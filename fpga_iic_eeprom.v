==> flow/design.v <==
module fpga_iic_eeprom(
    (* mark_debug = "true" *) output       SCL,           
    (* mark_debug = "true" *) inout        SDA,           
    (* mark_debug = "true" *) output [3:0] LED_STATE,  
    input        clk,           
    input        rst_n         
);
parameter CLK_FRQ=50000000;
parameter CNT_3SEC=CLK_FRQ*3-1;
parameter CNT_1SEC=CLK_FRQ-1;
(* mark_debug = "true" *) reg [4:0] state;
reg [3:0] write_byte_cnt;
reg [7:0] write_byte_reg;
(* mark_debug = "true" *) reg [6:0] cnt;
(* mark_debug = "true" *) wire read_start_flag_wire;
(* mark_debug = "true" *) wire write_start_flag_wire;
reg [31:0]auto_read_write_cnt_reg;
assign write_start_flag_wire=(auto_read_write_cnt_reg==CNT_1SEC)?1'b1:1'b0;
assign read_start_flag_wire=(auto_read_write_cnt_reg==CNT_3SEC)?1'b1:1'b0;
always@(posedge clk or negedge rst_n)begin
    if(rst_n=='b0)begin
        auto_read_write_cnt_reg<='d0;
    end
    else begin
        if(auto_read_write_cnt_reg<CNT_3SEC)begin
            auto_read_write_cnt_reg<=auto_read_write_cnt_reg+'d1;
        end
        else begin
            auto_read_write_cnt_reg<='b0;
        end
    end
end
always @(posedge clk, negedge rst_n) begin
    if(!rst_n)
        cnt <= 7'd0;
    else if(cnt == 7'd124)
        cnt <= 7'd0;
    else
        cnt <= cnt + 1'b1;
end
reg SCL_r;
always @(posedge clk, negedge rst_n) begin
    if(!rst_n)
        SCL_r <= 1'b0;
    else begin
        if(cnt == 7'd0)
            SCL_r <= 1'b1;   
        else if(cnt == 7'd50)
            SCL_r <= 1'b0;   
    end
end
assign SCL = SCL_r;
parameter WRITE_CTRL_BYTE = 8'b1010_0000,   
          READ_CTRL_BYTE  = 8'b1010_0001,   
          WRITE_DATA      = 8'b0000_0101,   
          WRITE_READ_ADDR = 8'b0001_1110;   
reg SDA_r;
reg SDA_en;
assign SDA = SDA_en ? SDA_r : 1'bz;   
reg [3:0] OUT_LED_DATA_reg;
assign LED_STATE = OUT_LED_DATA_reg;
parameter IDLE              = 5'd0,
          START_W           = 5'd1,
          SEND_CTRL_BYTE_W  = 5'd2,
          RECEIVE_ACK_1_W   = 5'd3,
          SEND_ADDR_BYTE_W  = 5'd4,
          RECEIVE_ACK_2_W   = 5'd5,
          SEND_DATA_BYTE_W  = 5'd6,
          RECEIVE_ACK_3_W   = 5'd7,
          STOP_W            = 5'd8,
          START_R_1           = 5'd9,
          SEND_CTRL_BYTE_1_R  = 5'd10,
          RECEIVE_ACK_1_R     = 5'd11,
          SEND_ADDR_BYTE_R    = 5'd12,
          RECEIVE_ACK_2_R     = 5'd13,
          START_R_2           = 5'd14,
          SEND_CTRL_BYTE_2_R  = 5'd15,
          RECEIVE_ACK_3_R     = 5'd16,
          RECEIVE_DATA_R      = 5'd17,
          STOP_R              = 5'd18;
always @(posedge clk, negedge rst_n) begin
    if(!rst_n) begin
        state <= IDLE;
        write_byte_cnt <= 4'd0;
        write_byte_reg <= 8'd0;
        OUT_LED_DATA_reg <= 4'b0000;   
        SDA_en <= 1'b0;
    end
    else begin
        case(state)
            IDLE: begin
                SDA_en <= 1'b1;
                SDA_r <= 1'b1;
                if(write_start_flag_wire == 1'b1) begin
                    state <= START_W;
                end
                else if(read_start_flag_wire == 1'b1) 
                    state <= START_R_1;
                else
                    state <= IDLE;
            end
            START_W: begin
                if((cnt == 11'd25)) begin
                    SDA_r <= 1'b0;
                    write_byte_cnt <= 4'd0;
                    write_byte_reg <= WRITE_CTRL_BYTE;
                    state <= SEND_CTRL_BYTE_W;
                end
                else
                    state <= START_W;
            end
            SEND_CTRL_BYTE_W: begin
                if((cnt == 11'd87)) begin
                    case(write_byte_cnt)
                        0: SDA_r <= write_byte_reg[7]; 
                        1: SDA_r <= write_byte_reg[6]; 
                        2: SDA_r <= write_byte_reg[5];
                        3: SDA_r <= write_byte_reg[4];
                        4: SDA_r <= write_byte_reg[3];
                        5: SDA_r <= write_byte_reg[2];
                        6: SDA_r <= write_byte_reg[1];
                        7: SDA_r <= write_byte_reg[0];
                        default: ;
                    endcase
                    write_byte_cnt <= write_byte_cnt + 1'b1;
                    if(write_byte_cnt == 4'd8) begin
                        write_byte_cnt <= 4'd0;
                        SDA_en <= 1'b0;   
                        state <= RECEIVE_ACK_1_W;
                    end
                    else 
                        state <= SEND_CTRL_BYTE_W;
                end
            end
            RECEIVE_ACK_1_W: begin
                if((cnt == 11'd50)) begin
                    write_byte_reg <= WRITE_READ_ADDR;
                    SDA_en <= 1'b1;
                    state <= SEND_ADDR_BYTE_W;
                end
                else
                    state <= RECEIVE_ACK_1_W;
            end
            SEND_ADDR_BYTE_W: begin
                if((cnt == 11'd87)) begin
                    case(write_byte_cnt)
                        0: SDA_r <= write_byte_reg[7];
                        1: SDA_r <= write_byte_reg[6];
                        2: SDA_r <= write_byte_reg[5];
                        3: SDA_r <= write_byte_reg[4];
                        4: SDA_r <= write_byte_reg[3];
                        5: SDA_r <= write_byte_reg[2];
                        6: SDA_r <= write_byte_reg[1];
                        7: SDA_r <= write_byte_reg[0];
                        default: ;
                    endcase
                    write_byte_cnt <= write_byte_cnt + 1'b1;
                    if(write_byte_cnt == 4'd8) begin
                        write_byte_cnt <= 4'd0;
                        SDA_en <= 1'b0;   
                        state <= RECEIVE_ACK_2_W;
                    end
                    else
                        state <= SEND_ADDR_BYTE_W;
                end
            end
            RECEIVE_ACK_2_W: begin
                if((cnt == 11'd50)) begin
                    write_byte_reg <= WRITE_DATA;
                    SDA_en <= 1'b1;
                    state <= SEND_DATA_BYTE_W;
                end
                else
                    state <= RECEIVE_ACK_2_W;
            end
            SEND_DATA_BYTE_W: begin
                if((cnt == 11'd87)) begin
                    case(write_byte_cnt)
                        0: SDA_r <= write_byte_reg[7];
                        1: SDA_r <= write_byte_reg[6];
                        2: SDA_r <= write_byte_reg[5];
                        3: SDA_r <= write_byte_reg[4];
                        4: SDA_r <= write_byte_reg[3];
                        5: SDA_r <= write_byte_reg[2];
                        6: SDA_r <= write_byte_reg[1];
                        7: SDA_r <= write_byte_reg[0];
                        default: ;
                    endcase
                    write_byte_cnt <= write_byte_cnt + 1'b1;
                    if(write_byte_cnt == 4'd8) begin
                        write_byte_cnt <= 4'd0;
                        SDA_en <= 1'b0;   
                        state <= RECEIVE_ACK_3_W;
                    end
                    else
                        state <= SEND_DATA_BYTE_W;
                end
            end
            RECEIVE_ACK_3_W: begin
                if((cnt == 11'd50)) begin
                    SDA_en <= 1'b1;
                    state <= STOP_W;
                end
                else
                    state <= RECEIVE_ACK_3_W;
            end
            STOP_W: begin
                if((cnt == 11'd87)) 
                    SDA_r <= 1'b0;
                else if((cnt == 11'd25)) begin
                    SDA_r <= 1'b1;
                    OUT_LED_DATA_reg <= 4'b1111;   
                    state <= IDLE;
                end
            end
            START_R_1: begin
                if((cnt == 11'd25)) begin
                    SDA_r <= 1'b0;
                    write_byte_cnt <= 4'd0;
                    write_byte_reg <= WRITE_CTRL_BYTE;
                    state <= SEND_CTRL_BYTE_1_R;
                end
                else
                    state <= START_R_1;
            end
            SEND_CTRL_BYTE_1_R: begin
                if((cnt == 11'd87)) begin
                    case(write_byte_cnt)
                        0: SDA_r <= write_byte_reg[7];
                        1: SDA_r <= write_byte_reg[6];
                        2: SDA_r <= write_byte_reg[5];
                        3: SDA_r <= write_byte_reg[4];
                        4: SDA_r <= write_byte_reg[3];
                        5: SDA_r <= write_byte_reg[2];
                        6: SDA_r <= write_byte_reg[1];
                        7: SDA_r <= write_byte_reg[0];
                        default: ;
                    endcase
                    write_byte_cnt <= write_byte_cnt + 1'b1;
                    if(write_byte_cnt == 4'd8) begin
                        write_byte_cnt <= 4'd0;
                        SDA_en <= 1'b0;   
                        state <= RECEIVE_ACK_1_R;
                    end
                    else
                        state <= SEND_CTRL_BYTE_1_R;
                end
            end
            RECEIVE_ACK_1_R: begin
                if((cnt == 11'd50)) begin
                    SDA_en <= 1'b1;
                    write_byte_reg <= WRITE_READ_ADDR;
                    state <= SEND_ADDR_BYTE_R;
                end
                else
                    state <= RECEIVE_ACK_1_R;
            end
            SEND_ADDR_BYTE_R: begin
                if((cnt == 11'd87)) begin
                    case(write_byte_cnt)
                        0: SDA_r <= write_byte_reg[7];
                        1: SDA_r <= write_byte_reg[6];
                        2: SDA_r <= write_byte_reg[5];
                        3: SDA_r <= write_byte_reg[4];
                        4: SDA_r <= write_byte_reg[3];
                        5: SDA_r <= write_byte_reg[2];
                        6: SDA_r <= write_byte_reg[1];
                        7: SDA_r <= write_byte_reg[0];
                        default: ;
                    endcase
                    write_byte_cnt <= write_byte_cnt + 1'b1;
                    if(write_byte_cnt == 4'd8) begin
                        write_byte_cnt <= 4'd0;
                        SDA_en <= 1'b0;   
                        state <= RECEIVE_ACK_2_R;
                    end
                    else
                        state <= SEND_ADDR_BYTE_R;
                end
            end
            RECEIVE_ACK_2_R: begin
                if((cnt == 11'd50)) begin
                    SDA_en <= 1'b1;
                    SDA_r <= 1'b1;   
                    state <= START_R_2;
                end
                else
                    state <= RECEIVE_ACK_2_R;
            end
            START_R_2: begin
                if((cnt == 11'd25)) begin
                    SDA_r <= 1'b0;
                    write_byte_cnt <= 4'd0;
                    write_byte_reg <= READ_CTRL_BYTE;
                    state <= SEND_CTRL_BYTE_2_R;
                end
                else
                    state <= START_R_2;
            end
            SEND_CTRL_BYTE_2_R: begin
                if((cnt == 11'd87)) begin
                    case(write_byte_cnt)
                        0: SDA_r <= write_byte_reg[7];
                        1: SDA_r <= write_byte_reg[6];
                        2: SDA_r <= write_byte_reg[5];
                        3: SDA_r <= write_byte_reg[4];
                        4: SDA_r <= write_byte_reg[3];
                        5: SDA_r <= write_byte_reg[2];
                        6: SDA_r <= write_byte_reg[1];
                        7: SDA_r <= write_byte_reg[0];
                        default: ;
                    endcase
                    write_byte_cnt <= write_byte_cnt + 1'b1;
                    if(write_byte_cnt == 4'd8) begin
                        write_byte_cnt <= 4'd0;
                        SDA_en <= 1'b0;   
                        state <= RECEIVE_ACK_3_R;
                    end
                    else
                        state <= SEND_CTRL_BYTE_2_R;
                end
            end
            RECEIVE_ACK_3_R: begin
                if((cnt == 11'd50)) begin
                    state <= RECEIVE_DATA_R;
                end
                else
                    state <= RECEIVE_ACK_3_R;
            end
            RECEIVE_DATA_R: begin
                if((cnt == 11'd25)) begin
                    case(write_byte_cnt)
                        0: write_byte_reg[7] <= SDA;
                        1: write_byte_reg[6] <= SDA;
                        2: write_byte_reg[5] <= SDA;
                        3: write_byte_reg[4] <= SDA;
                        4: write_byte_reg[3] <= SDA;
                        5: write_byte_reg[2] <= SDA;
                        6: write_byte_reg[1] <= SDA;
                        7: write_byte_reg[0] <= SDA;
                        default: ;
                    endcase
                    write_byte_cnt <= write_byte_cnt + 1'b1;
                    if(write_byte_cnt == 4'd8) begin
                        write_byte_cnt <= 4'd0;
                        SDA_en <= 1'b1;   
                        state <= STOP_R;
                    end
                end
                else
                    state <= RECEIVE_DATA_R;
            end
            STOP_R: begin
                if((cnt == 11'd87))
                    SDA_r <= 1'b0;
                else if((cnt == 11'd25)) begin
                    SDA_r <= 1'b1;
                    OUT_LED_DATA_reg <= write_byte_reg[3:0];   
                    state <= IDLE;
                end
            end
        endcase
    end
end
endmodule
# --- Reports on fpga_iic_eeprom ---
# What the tools print for fpga_iic_eeprom, step after step.
# Lines are those of the file above, counted from 1.
# Cell names lack the library's common part.
setup:
  top: "fpga_iic_eeprom"
  clock: "clk"
  lib: "sky130hd"
  pvt_corner: "tt_025C_1v80"

# --- After elaboration ---
# Source: Yosys, flattened and elaborated, memories not mapped. Widths are those after wreduce. Registers that Yosys merges into a memory's read port (data or address) are not register bits. Print and check cells do not count.
bits:
  inputBits: 2
  regBits: 63
  out_inout_bits: 6
classes:
  addsub: 3
  n_eq: 67
  n_mux: 81
  reduce_logical: 30
  compare: 1
ops:
  columns: ["op", "count"]
  rows:
  - ["5-bit case mux with 18-bit select", 1]
  - ["5-bit 2-to-1 mux", 11]
  - ["2-bit != test with constant B", 24]
  - ["4-bit 2-to-1 mux", 11]
  - ["5-bit by 4-bit equality test with 1-bit output with constant B", 8]
  - ["1-bit 2-to-1 mux", 37]
  - ["32-bit by 1-bit adder with 32-bit output with constant B", 1]
  - ["32-bit by 26-bit equality test with 1-bit output with constant B", 1]
  - ["32-bit by 28-bit < comparator with 1-bit output with constant B", 1]
  - ["32-bit by 28-bit equality test with 1-bit output with constant B", 1]
  - ["32-bit 2-to-1 mux", 1]
  - ["13-bit nonzero test", 2]
  - ["5-bit AND reduction", 5]
  - ["6-bit AND reduction", 4]
  - ["5-bit by 3-bit equality test with 1-bit output with constant B", 4]
  - ["19-bit nonzero test", 1]
  - ["2-bit by 1-bit != test with 1-bit output with constant B", 8]
  - ["4-bit by 3-bit equality test with 1-bit output with constant B", 4]
  - ["1-bit case mux with 4-bit select", 4]
  - ["5-bit equality test with constant B", 3]
  - ["7-bit equality test with constant B", 2]
  - ["7-bit AND reduction", 2]
  - ["4-bit case mux with 3-bit select", 1]
  - ["1-bit case mux with 3-bit select", 4]
  - ["10-bit AND reduction", 1]
  - ["10-bit nonzero test", 1]
  - ["5-bit by 2-bit equality test with 1-bit output with constant B", 2]
  - ["1-bit case mux with 5-bit select", 2]
# Not listed: further kinds 26, cells in them 35.

# --- Depth ---
# Depth = most cells in a row (Yosys ltp): at word level without a register or memory, in the mapped netlist without a sequential cell, where the memories' decode and read muxes count.
depth:
  word_depth: 5
  abc_area: 0
  mapped_depth: 8

# --- After synthesis ---
# Source: synth_stat.txt of the flow (Yosys; design flattened, memories mapped). It holds for the ABC_AREA given above (unset counts as 0); a run with the other value may have another netlist.
mapped:
  yosys_area_um2: 3902.5
  ffs: 76
  sequential_area_um2: 1908.1
  buf_cells: 11
  mapped_cells: 388
by_type:
  columns: ["type", "count", "area_total_um2"]
  rows:
  - ["dfrtp_1", 74, 1.85E+03]
  - ["nor2_1", 58, 217.709]
  - ["nand2_1", 48, 180.173]
  - ["a22o_1", 15, 131.376]
  - ["xor2_1", 15, 131.376]
  - ["xnor2_1", 14, 122.618]
  - ["ha_1", 9, 112.608]
  - ["nand3_1", 20, 100.096]
  - ["nand4_1", 8, 50.048]
  - ["o21ai_0", 10, 50.048]
  - ["mux2_2", 4, 45.043]
  - ["nor3_1", 9, 45.043]
  - ["nor4_4", 2, 42.541]
  - ["a21oi_1", 8, 40.038]
  - ["nor4_1", 6, 37.536]
  - ["o22a_1", 4, 35.034]
  - ["or4_4", 3, 33.782]
  - ["nor3_4", 2, 32.531]
# Other cell types: 44; their cells: 79.

# --- Path before layout ---
# Source: OpenSTA report_checks on the synthesized netlist (no wires, ideal clock, input and output delay 20% of the period each), path of least setup slack; recovery checks are left aside. Register names are those of the netlist, which keeps one name where synthesis merged equal registers.
synth_timing:
  kind: "reg2reg"
  from: "register cnt[2]"
  to: "register (no name shown)"
  required_ns: 1.509
  setup_slack_ns: -0.142
  path_stages: 6
  arrival_time_ns: 1.651
  setup_ns: 0.331
  n_path_buf: 2
  delay_ns: 1.982
  tclk_ns: 1.84
  synth_period_reached_ns: 1.982
# "delay_ns" is the arrival time less input delay plus setup time.
# "path_stages": output pins that drive a net of the path, with the launching flip-flop's if there is one; two outputs of one cell count as two.
# "synth_period_reached_ns" = period - worst setup slack (recovery checks aside). The figure is calculated, with input and output delays left at 20% of the set period.
# A register here has more assigning lines than the two given.
synth_between:
  cell_sequence: "dfrtp_1 -> or2_1 -> buf_2 -> or3_1 -> clkbuf_1 -> a2111oi_2"
synth_rtl:
  columns: ["element", "line", "source"]
  rows:
  - ["start, declared", 14, "(* mark_debug = \"true\" *) reg [6:0] cnt;"]
  - ["start, assigned", 35, "cnt <= 7'd0;"]
  - ["start, assigned", 39, "cnt <= cnt + 1'b1;"]
# Chain of elaborated cells between the ends: none given.

# --- Path in the finished layout ---
# Path of least setup slack in the final report of flow run A (OpenROAD, finished layout, wires in). Where an end is a register, its clock arrival counts in the times.
layout_timing:
  kind: "reg2reg"
  from: "register state"
  to: "register write_byte_cnt[2]"
  setup_ns: 0.11
  n_path_buf: 0
  path_stages: 6
  required_ns: 2.26
  tclk_ns: 2.03
  arrival_time_ns: 2.22
  setup_slack_ns: 0.05
# An end named without its bit number is one bit of that signal or, where synthesis recoded a state register, one of its new flip-flops.
# Between the ends stands the longest chain of elaborated cells between them, by number of cells; it is not shown to be the way that was timed. Of several equally long chains one is given.
# A line is the first line of the expression or statement that the cell stems from. Yosys adds cells for indexed reads and writes and turns some case tables into memories.
# A register here has more assigning lines than the two given.
layout_between:
  cell_sequence: "dfrtp_1 -> or4_4 -> or4_4 -> o211ai_4 -> or3_4 -> o21ai_2"
  elab_chain_len: 4
layout_rtl:
  columns: ["element", "line", "source"]
  rows:
  - ["start, declared", 11, "(* mark_debug = \"true\" *) reg [4:0] state;"]
  - ["start, assigned", 83, "state <= IDLE;"]
  - ["start, assigned", 95, "state <= START_W;"]
  - ["5-bit by 4-bit equality test with 1-bit output", 90, "case(state)"]
  - ["6-bit OR reduction", null, null]
  - ["2-bit by 1-bit != test with 1-bit output", null, null]
  - ["4-bit AND reduction", null, null]
  - ["end, assigned", 125, "write_byte_cnt <= write_byte_cnt + 1'b1;"]
  - ["end, assigned", 157, "write_byte_cnt <= write_byte_cnt + 1'b1;"]
  - ["end, declared", 12, "reg [3:0] write_byte_cnt;"]

# 2 stored runs of fpga_iic_eeprom in the flow (synthesis by Yosys, layout by OpenROAD, sky130hd cells), in arbitrary order. Constraints: input delay and output delay 20% of the set period each, output load 0.01 pF.
# By "period_reached_ns" is meant the clock period of the run minus its worst setup slack. This is arithmetic on one report: input and output delays are still those of the set period (20% each).
# "worst_path_ns" means the part of the period allowed to the worst setup path (the constraints hold back 20% at inputs and 20% at outputs) less its slack; where the path has registers, the arrival times of their clocks count too.
# "final_power_w" rests on the timing tool's default activity at the inputs, not on a simulated workload.
runs:
  - name: "flow run A"
    settings:
      period_ns: 2.03
      SETUP_SLACK_MARGIN: 0.5
      CAP_MARGIN: 20
      CORE_MARGIN: 2
      CORE_UTILIZATION: 40
      SLEW_MARGIN: 20
    results:
      synthArea_um2: 3902.5
      total_die_area_um2: 10562.7
      finalCellArea_um2: 5450.2
      layout_utilization_pct: 56.5
      ws_setup_ns: 0.047
      final_setup_tns_ns: 0.000
      final_power_w: 0.003003
      period_reached_ns: 1.983
      worst_path_ns: 1.98
      critical_path_kind: "reg2reg"
  - name: "flow run B"
    settings:
      period_ns: 2.46
      CORE_UTILIZATION: 30
      SETUP_SLACK_MARGIN: 0.16
      PLACE_DENSITY_LB_ADDON: 0.3
      CORE_ASPECT_RATIO: 0.53
      CTS_CLUSTER_SIZE: 52
      MIN_ROUTING_LAYER: "met2"
      CAP_MARGIN: 20
      CORE_MARGIN: 2
      SLEW_MARGIN: 20
    results:
      synthArea_um2: 3902.5
      total_die_area_um2: 13982.7
      finalCellArea_um2: 4533.1
      layout_utilization_pct: 35.6
      ws_setup_ns: 0.320
      final_setup_tns_ns: 0.000
      final_power_w: 0.002689
      period_reached_ns: 2.140
      worst_path_ns: 2.14
      critical_path_kind: "reg2reg"
